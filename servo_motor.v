==> flow/design.v <==
module servo_motor (
    input wire clk,                  
    input wire [7:0] duty_cycle,     
    output reg servo_control         
);
    parameter CLOCK_FREQ = 50_000_000;  
    parameter PWM_PERIOD = 20_000_000;  
    reg [31:0] counter = 0;          
    reg [31:0] pwm_high_time = 0;    
    always @(posedge clk) begin
        pwm_high_time <= (1000 + (duty_cycle * 1000 / 180)) * (CLOCK_FREQ / 1000);
        if (counter >= PWM_PERIOD) begin
            counter <= 0;
        end else begin
            counter <= counter + 1;
        end
        if (counter < pwm_high_time) begin
            servo_control <= 1;
        end else begin
            servo_control <= 0;
        end
    end
endmodule
Reports on servo_motor
What the tools print for servo_motor, step after step.
Lines are those of the file above, counted from 1.
Operators: Yosys type, input widths -> output width; for muxes data width and select width s.
Cell names lack the library's common part.
A cell with - has no value.
Set-up
  top module: servo_motor
  clock input: clk
  library: sky130hd
  library corner: tt_025C_1v80

Elaborated design
Yosys after proc, flatten, opt, wreduce and memory -nomap, before mapping. Enables and synchronous resets that opt folds into registers are not counted as muxes. Memory bits, and registers merged into a memory's read port (data or address), are not among the register bits. Print and check cells are not counted. Equal cells are merged and count once.
Word-level totals
  output and inout port bits: 1
  cells after elaboration: 11
  input bits: 9
  register bits: 61
Cells by class
  div/mod/pow operators: 1
  $add $sub $neg: 2
  multipliers: 2
  multiplexer cells: 1
  order comparisons: 2
Operators by type and width (number)
  $mul 32x12->28 const B: 1
  $div 32x8->32 const B: 1
  $mul 8x7->15 const B: 1
  $add 10x32->32 const A: 1
  $add 32x1->32 const B: 1
  $ge 32x25->1 const B: 1
  $lt 32x32->1: 1
  $mux 1: 1

Logic depth
Yosys ltp: most cells in a row. Word level: on the elaborated netlist, between registers, memories and ports. Mapped: between sequential cells and ports; inverters and the memories' decode and read muxes count.
Depth
  depth in word-level cells: 4
  ABC_AREA: 1
  mapped depth: 113
  depth with buffers taken out: 112

After synthesis
Source: synth_stat.txt of the flow (Yosys; design flattened, memories mapped). It holds for the ABC_AREA given above (unset counts as 0); a run with the other value may have another netlist.
The area totals of this step are shown rounded.
Synthesis totals
  cells in the netlist: 1277
  mapped flip-flops: 59
  area of sequential cells: 1180 µm²
  cell area after synthesis: 9200 µm²
  buffers: 4
Cells by type
  ha_1: number 160, area in all 2001.92 µm²
  dfxtp_1: number 59, area in all 1.18E+03 µm²
  nand2_1: number 281, area in all 1.05E+03 µm²
  fa_1: number 47, area in all 940.902 µm²
  inv_1: number 243, area in all 912.125 µm²
  nand3_1: number 98, area in all 490.47 µm²
  xor2_1: number 42, area in all 367.853 µm²
  a21oi_1: number 52, area in all 260.25 µm²
  nor2_1: number 69, area in all 258.998 µm²
  nand2_4: number 20, area in all 225.216 µm²
  nand2_2: number 35, area in all 218.96 µm²
  nand3_4: number 9, area in all 157.651 µm²
  nor2_4: number 12, area in all 135.13 µm²
  nand4_1: number 16, area in all 100.096 µm²
  nand3_2: number 9, area in all 90.086 µm²
  inv_2: number 23, area in all 86.333 µm²
  o21ai_0: number 15, area in all 75.072 µm²
  xnor2_1: number 7, area in all 61.309 µm²
Not listed: further types 31, cells in them 80.

Worst setup path after synthesis
OpenSTA on the mapped netlist: ideal clock, no wires. The path of least setup slack (recovery checks aside). Input and output delay are each 20% of the period. Register names are those of the netlist, which keeps one name where synthesis merged equal registers.
Timing after synthesis
  path kind: input to register
  start point: input duty_cycle[1]
  end point: register pwm_high_time[28]
  slack: 9718 ps
  arrival: 17410 ps
  clock period: 27200 ps
  time at the first pin: 5440 ps
  driving pins on the path: 96
  library setup time: 72 ps
  data required time: 27128 ps
  path delay: 12042 ps
  synthesis period reached: 17482 ps
"path delay" = arrival - input delay + setup time.
"driving pins on the path": output pins that drive a net of the path, with the launching flip-flop's if there is one; two outputs of one cell count as two.
"synthesis period reached" = period - worst setup slack (recovery checks aside). The figure is calculated, with input and output delays left at 20% of the set period.
The rows between start and end are the longest chain of elaborated cells between them; the timing report does not say that the signal goes this way. Where chains are equally long, one stands for them.
Each line given opens the expression or statement behind the cell; cells for indexed reads and writes are added by Yosys, which also makes memories of some case tables.
On the way, after synthesis
  cells stage by stage: inv_1 fa_1 fa_1 fa_1 fa_1 inv_1 ha_1 nand2_1 nand2_1 a21oi_1 nand2_1 nand2_1 nand2_2 nand2_2 nand3_4 nand2_4 nand2_4 nand2_2 [60 not listed] nor2_1 a211oi_1 o21ai_0 nand3_1 nand2_1 a21oi_1 inv_1 a21oi_1 o21ai_0 a21oi_1 o21ai_0 nand3_1 nand2_1 nand3_1 nand2_1 nand3_1 nand2_1 xor2_1
  cells in the longest elaborated chain: 4
RTL lines, path after synthesis
  start: declaration: RTL line 3  | input wire [7:0] duty_cycle,
  $mul 8x7->15: RTL line 11  | pwm_high_time <= (1000 + (duty_cycle * 1000 / 180)) * (CLOCK_FREQ / 1000);
  $div 32x8->32: RTL line 11
  $add 10x32->32: RTL line 11
  $mul 32x12->28: RTL line 11
  end: assignment: RTL line 11
  end: declaration: RTL line 9  | reg [31:0] pwm_high_time = 0;

Timing after layout
From the final timing report of entry A: the path of least setup slack in the routed layout; clock arrival at registers is part of the times.
The report prints the path's times to 10 ps; the period is as set.
Timing post-layout
  path kind: input to register
  start point: input duty_cycle[1]
  end point: register pwm_high_time[28]
  slack: 12280 ps
  arrival: 20870 ps
  library setup time: 70 ps
  data required time: 33150 ps
  time at the first pin: 6580 ps
  driving pins on the path: 98
  clock period: 32900 ps
The rows between start and end are the longest chain of elaborated cells between them; the timing report does not say that the signal goes this way. Where chains are equally long, one stands for them.
On the way, post-layout
  cells stage by stage: clkdlybuf4s50_1 inv_1 fa_1 fa_1 fa_1 fa_1 inv_1 ha_1 nand2_1 nand2_1 a21oi_1 nand2_1 nand2_1 nand2_2 nand2_2 nand3_4 nand2_4 nand2_4 [62 not listed] nor2_1 a211oi_1 o21ai_0 nand3_1 nand2_1 a21oi_1 inv_1 a21oi_1 o21ai_0 a21oi_1 o21ai_0 nand3_1 nand2_1 nand3_1 nand2_1 nand3_1 nand2_1 xor2_1
  cells in the longest elaborated chain: 4
RTL lines, path post-layout
  start: declaration: RTL line 3  | input wire [7:0] duty_cycle,
  $mul 8x7->15: RTL line 11  | pwm_high_time <= (1000 + (duty_cycle * 1000 / 180)) * (CLOCK_FREQ / 1000);
  $div 32x8->32: RTL line 11
  $add 10x32->32: RTL line 11
  $mul 32x12->28: RTL line 11
  end: assignment: RTL line 11
  end: declaration: RTL line 9  | reg [31:0] pwm_high_time = 0;

--- measured runs ---
Record of 2 stored runs of the RTL-to-layout flow on servo_motor, platform sky130hd. The runs are unordered. Constraints: input delay and output delay 20% of the set period each, output load 0.01 pF.
"achieved clock period" means the clock period less the worst setup slack. The figure is calculated, with input and output delays left at 20% of the set period.
"critical setup path time" is the time allowed to the run's worst setup path (the clock period less input and output delay, where it has them) less its slack. Clock arrival times count: a late capture clock shortens it, a late launch clock lengthens it.
"critical setup path time" is known to 10 ps.
Values from the reports are rounded here.

==> entry A: settings <==
{ "period_ns": 32.9, "CORE_UTILIZATION": 27, "HOLD_SLACK_MARGIN": 0.22, "CORE_MARGIN": 4, "ABC_AREA": 1, "CAP_MARGIN": 40, "SLEW_MARGIN": 5 }
==> entry A: results <==
synthesis area: 9,200 µm²
die outline area: 37,100 µm²
area of the standard cells in the finished layout: 10,200 µm²
setup slack of the worst path: 12,300 ps
setup total negative slack: 0 ps
worst hold slack in the final report: 446 ps
achieved clock period: 20,617 ps
critical setup path time: 14,040 ps
type of the worst setup path: input to register

==> entry B: settings <==
{ "period_ns": 21.0, "CORE_UTILIZATION": 18, "CAP_MARGIN": 20, "CORE_MARGIN": 2, "SLEW_MARGIN": 20 }
==> entry B: results <==
synthesis area: 9,560 µm²
die outline area: 55,000 µm²
area of the standard cells in the finished layout: 11,200 µm²
setup slack of the worst path: 1,140 ps
setup total negative slack: 0 ps
worst hold slack in the final report: 425 ps
achieved clock period: 19,861 ps
critical setup path time: 15,660 ps
type of the worst setup path: input to register
--- end ---
