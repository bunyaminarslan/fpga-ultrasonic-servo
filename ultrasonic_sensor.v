==> flow/design.v <==
module ultrasonic_sensor(
    input clk,
    input rst,
    output reg trig,
    input echo, 
    output reg [15:0] distance
    );
    reg [19:0] trig_counter = 0;
    reg [19:0] echo_counter = 0;
    reg measuring = 0;
    always @(posedge clk or posedge rst) begin
        if (rst) begin
            trig_counter <= 0;
            echo_counter <= 0;
            trig <= 0;
            measuring <= 0;
            distance <= 0;
        end
        else begin
            if (trig_counter < 1000)   
                trig <= 1;
            else
                trig <= 0;
            trig_counter <= trig_counter + 1;
            if (echo == 1) begin
                echo_counter <= echo_counter + 1;
                measuring <= 1;
            end
            else if (measuring) begin
                distance <= echo_counter / 58;   
                echo_counter <= 0;
                measuring <= 0;
            end
            if (trig_counter >= 1200000)   
                trig_counter <= 0;
        end
    end
endmodule
* Tool chain data of ultrasonic_sensor *
What the tools print for ultrasonic_sensor, step after step.
Lines are those of the file above, counted from 1.
Library cell names are shortened.
The mark -- stands for no value.

inputs
  top module = ultrasonic_sensor
  clock input = clk
  standard-cell library = sky130hd
  timing corner = tt_025C_1v80

* After elaboration *
Source: Yosys, flattened and elaborated, memories not mapped. Widths are those after wreduce. Registers that Yosys merges into a memory's read port (data or address) are not register bits. Print and check cells do not count. Equal cells are merged and count once.

cells by class
  multiplexer cells = 5
  shift-type cells = 0
  $lt $le $gt $ge = 2
  divide/modulo/power cells = 1
  reduce/logical cells = 2
  eq/ne operators = 0
  multipliers = 0
  $add $sub $neg = 2
  bitwise gates (word level) = 1

operators with widths
  kind                                            count
  divider 20 x 6 -> 32 bit with constant B        1
  two-way mux 20 bit                              3
  adder 20 x 1 -> 20 bit with constant B          2
  >= comparator 20 x 21 -> 1 bit with constant B  1
  < comparator 20 x 10 -> 1 bit with constant B   1
  AND reduction 2 bit                             1
  nonzero test 2 bit                              1
  two-way mux 1 bit                               2
  NOT 1 bit                                       1

bit counts
  bits in registers = 58
  bits of input ports = 3
  bits in latches = 0
  bits in read-only memories = 0
  memories kept = 0
  output and inout port bits = 17
  memory bits (writable) = 0
  clocked read ports x word width = 0

* Logic depth *
Yosys ltp: most cells in a row. Word level: on the elaborated netlist, between registers, memories and ports. Mapped: between sequential cells and ports; inverters and the memories' decode and read muxes count.

logic depth
  word-level depth = 2
  ABC_AREA = 0
  mapped depth = 37

* Netlist *
Source: synth_stat.txt of the flow (Yosys; design flattened, memories mapped). It holds for the ABC_AREA given above (unset counts as 0); a run with the other value may have another netlist.
Totals and module areas in this step are rounded.

synthesis totals
  buffer cells = 53
  flip-flop cells = 57
  mapped area = 5,830 um^2
  area of sequential cells = 1,430 um^2
  mapped cells = 722

cell types
  type      count
  dfrtp_1   57
  o21ai_0   52
  xnor2_1   26
  nand2_1   58
  nand3_1   39
  nor2_1    51
  a21oi_1   37
  mux2i_1   12
  nor3_1    23
  o211ai_1  15
  buf_2     21
  nand4_1   16
  o31ai_1   12
  or3_1     13
  xnor2_2   5
  and2_1    12
  clkbuf_1  19
  mux2_2    6

Other cell types: 86; their cells: 248.

* Path before layout *
OpenSTA on the mapped netlist: ideal clock, no wires. The path of least setup slack (recovery checks aside). Input and output delay are each 20% of the period. Register names are those of the netlist, which keeps one name where synthesis merged equal registers.

timing path after synthesis
  kind = reg-to-reg
  start point = reg echo_counter[16]
  end point = reg distance[0]
  stages = 34
  clock period = 8,340 ps
  path buffers = 3
  arrival = 7,794 ps
  path slack = 412 ps
  data required time = 8,206 ps
  setup time = 134 ps
  path delay = 7,928 ps
  synthesis period reached = 7,928 ps

"path delay" = arrival - input delay + setup time.
"stages": output pins that drive a net of the path, with the launching flip-flop's if there is one; two outputs of one cell count as two.
"synthesis period reached" is the clock period less the worst setup slack; recovery checks do not enter. This is arithmetic on one report: input and output delays are still those of the set period (20% each).
The rows between start and end are the longest chain of elaborated cells between them; the timing report does not say that the signal goes this way. Where chains are equally long, one stands for them.
Each line given opens the expression or statement behind the cell; cells for indexed reads and writes are added by Yosys, which also makes memories of some case tables.
A register here has more assigning lines than the two given.

between the ends, after synthesis
  path through = dfrtp_1 buf_6 nand3b_1 a21o_1 a211oi_4 mux2i_1 o21ai_1 or4_4 nand3_2 a21oi_1 o32ai_1 mux2_2 a2111oi_0 a41oi_1 and3b_1 or4_4 a311oi_2 a21oi_2 o21a_1 buf_2 o41a_1 o31a_1 and2_1 buf_2 a311o_1 a211oi_1 o2111a_2 o221ai_2 and2_1 o211ai_2 a21oi_1 o31ai_2 mux2i_1 o31ai_2
  length of the longest elaborated chain = 1
  elaborated cells on any way between the ends = 1
  source lines of those cells = 1
  those cells by class = 1 x div

ends and longest elaborated chain, after synthesis
  what                      RTL line  RTL
  from (decl)               9         reg [19:0] echo_counter = 0;
  from (assign)             14        echo_counter <= 0;
  from (assign)             26        echo_counter <= echo_counter + 1;
  divider 20 x 6 -> 32 bit  30        distance <= echo_counter / 58;
  to (assign)               17        distance <= 0;
  to (assign)               30
  to (decl)                 6         output reg [15:0] distance

* Worst path after layout *
From the final timing report of record 1: the path of least setup slack in the routed layout; clock arrival at registers is part of the times.
The report prints the path's times to 10 ps; the period is as set.

timing path post-layout
  kind = reg-to-reg
  start point = reg echo_counter[19]
  end point = reg distance[0]
  stages = 38
  setup time = 150 ps
  data required time = 8,720 ps
  clock period = 8,540 ps
  path slack = 410 ps
  path buffers = 7
  arrival = 8,310 ps

The rows between start and end are the longest chain of elaborated cells between them; the timing report does not say that the signal goes this way. Where chains are equally long, one stands for them.
A register here has more assigning lines than the two given.

between the ends, post-layout
  path through = dfrtp_2 buf_4 nand3b_1 a21o_1 a211oi_4 buf_12 buf_8 a211o_1 o311ai_4 buf_4 a222oi_1 o21ai_2 a211oi_4 o32ai_2 mux2_4 buf_6 o2111a_2 buf_6 [2 not listed] or4_4 a311oi_2 a21oi_2 or3_4 a221oi_4 nor2_2 buf_4 nor2_1 a31oi_1 a2111o_1 a21oi_2 o221ai_4 and2_4 o211ai_2 a21oi_2 o31ai_2 mux2i_1 o31ai_2
  length of the longest elaborated chain = 1
  elaborated cells on any way between the ends = 1
  source lines of those cells = 1
  those cells by class = 1 x div

ends and longest elaborated chain, post-layout
  what                      RTL line  RTL
  from (decl)               9         reg [19:0] echo_counter = 0;
  from (assign)             14        echo_counter <= 0;
  from (assign)             26        echo_counter <= echo_counter + 1;
  divider 20 x 6 -> 32 bit  30        distance <= echo_counter / 58;
  to (assign)               17        distance <= 0;
  to (assign)               30
  to (decl)                 6         output reg [15:0] distance

Lab notebook: ultrasonic_sensor

Measured data: module ultrasonic_sensor, platform sky130hd, 2 stored runs of the flow under differing settings, order arbitrary. Input and output delays are each 20% of the period that was set; the output load is 0.01 pF.
By "achieved clock period" is meant the clock period of the run minus its worst setup slack. This is arithmetic on one report: input and output delays are still those of the set period (20% each).
"allowed time less slack (worst setup path)" is the time allowed to the run's worst setup path (the clock period less input and output delay, where it has them) less its slack. Clock arrival times count: a late capture clock shortens it, a late launch clock lengthens it.
"total power after layout" is the tool's figure for a default switching activity; nothing was simulated.
"allowed time less slack (worst setup path)" is given in steps of 10 ps.
The results are shown rounded.
A setting shown as . is not set for that run.

setting or result                                record 1    record 2
period_ns                                        8.54        11.3
SETUP_SLACK_MARGIN                               0.75        .
CAP_MARGIN                                       20          20
CORE_MARGIN                                      2           2
CORE_UTILIZATION                                 40          52
SLEW_MARGIN                                      20          15
PLACE_DENSITY_LB_ADDON                           .           0.03
CELL_PAD_IN_SITES_DETAIL_PLACEMENT               .           0
TNS_END_PERCENT                                  .           10
GPL_TIMING_DRIVEN                                .           0
CTS_CLUSTER_DIAMETER                             .           237
MAX_ROUTING_LAYER                                .           met5
total power after layout (mW)                    0.676       0.402
standard-cell area after layout (um^2)           7,660       6,370
total die area (um^2)                            15,600      12,100
sum of negative setup slack (ps)                 0           0
setup slack of the worst path (ps)               411         1,880
allowed time less slack (worst setup path) (ps)  8,130       9,420
worst setup path kind                            reg-to-reg  reg-to-reg
lowest hold slack (ps)                           467         476
final utilization                                0.533       0.585
achieved clock period (ps)                       8,129       9,415
synthesized cell area (um^2)                     5,830       5,830
